==> flow/design.v <==
`timescale 1ns / 1ps
module Producer #(parameter DATA_WIDTH=32) (
    input clk,
    input rst_n,
    input wfull_i,
    input already_wfull_i,
    output reg winc_o,
    output [DATA_WIDTH-1:0] wdata_o
    );
    reg [DATA_WIDTH-1:0] counter;
always@(posedge clk or negedge rst_n) begin
    if (!rst_n) begin
        counter <=0;
    end else begin 
        counter <= ( ~(wfull_i | already_wfull_i) )? counter + 1 : counter;
   end
end    
assign wdata_o = counter;
always@(posedge clk or negedge rst_n) begin
    if (!rst_n) begin
        winc_o <=0;
    end else begin 
        winc_o <= ( ~(wfull_i | already_wfull_i) )? 1 : 0;
   end
end
endmodule
Tool chain data of Producer
Tool output for the design above, in the order of the flow.
Line numbers count from 1 in the design file above.
Cell names lack the library's common part.
The mark - stands for no value.

design
  top module = Producer
  clock = clk
  library = sky130hd
  corner = tt_025C_1v80

Word level
Yosys after proc, flatten, opt, wreduce and memory -nomap, before mapping. Enables and synchronous resets that opt folds into registers are not counted as muxes. Memory bits, and registers merged into a memory's read port (data or address), are not among the register bits. Print and check cells are not counted. Equal cells are merged and count once.

word-level totals
  input port bits = 4
  elaborated cells = 5
  register bits = 33
  output and inout port bits = 33

operators by class
  bitwise operators = 1
  muxes and demuxes = 1
  $add $sub $neg = 1

operators with widths
  kind                                                              count
  32-bit by 1-bit adder with 32-bit output (second input constant)  1
  1-bit bitwise OR                                                  1
  1-bit two-way mux                                                 1

Longest topological paths
Depth = most cells in a row (Yosys ltp): at word level without a register or memory, in the mapped netlist without a sequential cell, where the memories' decode and read muxes count.

depth
  word-level depth = 2
  ABC_AREA = 1
  mapped depth = 9
  depth with buffers taken out = 9

Synthesis result
Source: synth_stat.txt of the flow (Yosys; design flattened, memories mapped). It holds for the ABC_AREA given above (unset counts as 0); a run with the other value may have another netlist.
Totals and module areas in this step are rounded.

cells by type
  cell      count  total area (sq um)
  dfrtp_1   33     825.792
  nand2_1   83     311.549
  nor2_1    35     131.376
  inv_1     28     105.101
  xor2_1    10     87.584
  xnor2_1   9      78.826
  nand3_1   12     60.058
  nor2_2    8      50.048
  nor2_4    4      45.043
  nand4_1   5      31.28
  nand3b_1  3      22.522
  ha_1      1      12.512
  nand2_4   1      11.261
  nand3_2   1      10.01
  nand2_2   1      6.256
  a21oi_1   1      5.005
  o21ai_0   1      5.005
  inv_2     1      3.754

synthesis totals
  flip-flop cells = 33
  area of sequential cells = 825.8 sq um
  mapped cells = 237
  buffer cells = 0
  mapped area = 1803 sq um

Worst setup path after synthesis
Source: OpenSTA report_checks on the synthesized netlist (no wires, ideal clock, input and output delay 20% of the period each), path of least setup slack; recovery checks are left aside. Register names are those of the netlist, which keeps one name where synthesis merged equal registers.

timing path after synthesis
  path kind = register to register
  from = reg counter[0]
  to = reg counter[20]
  buffers on the path = 0
  clock period = 1.92 ns
  launch time at the first pin = 0.000 ns
  delay of the path = 1.371 ns
  data required time = 1.803 ns
  library setup time = 0.117 ns
  path slack = 0.549 ns
  stages = 9
  arrival = 1.254 ns
  period reached after synthesis = 1.371 ns

"delay of the path" is the arrival time less input delay plus setup time.
"stages" counts driving pins, that of a launching flip-flop among them; a cell with two outputs on the path counts twice.
"period reached after synthesis" = period - worst setup slack (recovery checks aside). The figure is calculated, with input and output delays left at 20% of the set period.
Between the ends stands the longest chain of elaborated cells between them, by number of cells; it is not shown to be the way that was timed. Of several equally long chains one is given.
A line is the first line of the expression or statement that the cell stems from. Yosys adds cells for indexed reads and writes and turns some case tables into memories.

between the ends, after synthesis
  path through = dfrtp_1 > ha_1 > nand3_2 > nor2_4 > nand2_4 > nor2_4 > nand2_1 > nand2_1 > nand2_1
  length of the longest elaborated chain = 1
  elaborated cells between the ends (all ways) = 1
  source lines of those cells = 1
  those cells by class = add/sub (1)

ends and longest elaborated chain, after synthesis
  item                                      RTL line  source
  start: declaration                        10        reg [DATA_WIDTH-1:0] counter;
  start: assignment                         13        counter <=0;
  start: assignment                         15        counter <= ( ~(wfull_i | already_wfull_i) )? counter + 1 : counter;
  32-bit by 1-bit adder with 32-bit output  15
  end: assignment                           13
  end: assignment                           15
  end: declaration                          10

module Producer, platform sky130hd, 2 stored runs of the flow under differing settings, order arbitrary. Input and output delays are each 20% of the period that was set; the output load is 0.01 pF.
Settings: . = not set for that run.

item                                stored run 1  stored run 2
period_ns                           0.978         1.85
CORE_UTILIZATION                    57            67
SETUP_SLACK_MARGIN                  0.06          0.51
PLACE_DENSITY_LB_ADDON              0.04          .
CORE_ASPECT_RATIO                   0.61          .
CELL_PAD_IN_SITES_GLOBAL_PLACEMENT  0             2
TNS_END_PERCENT                     60            15
ABC_AREA                            1             .
CAP_MARGIN                          20            20
CORE_MARGIN                         2             3
SLEW_MARGIN                         20            20
PLACE_DENSITY                       .             0.37
CELL_PAD_IN_SITES_DETAIL_PLACEMENT  .             1
CTS_CLUSTER_DIAMETER                .             336

Stored run 1: did not finish, clock tree synthesis stopped with DPL-0038
Stored run 2: did not finish, placement stopped with GPL-0301
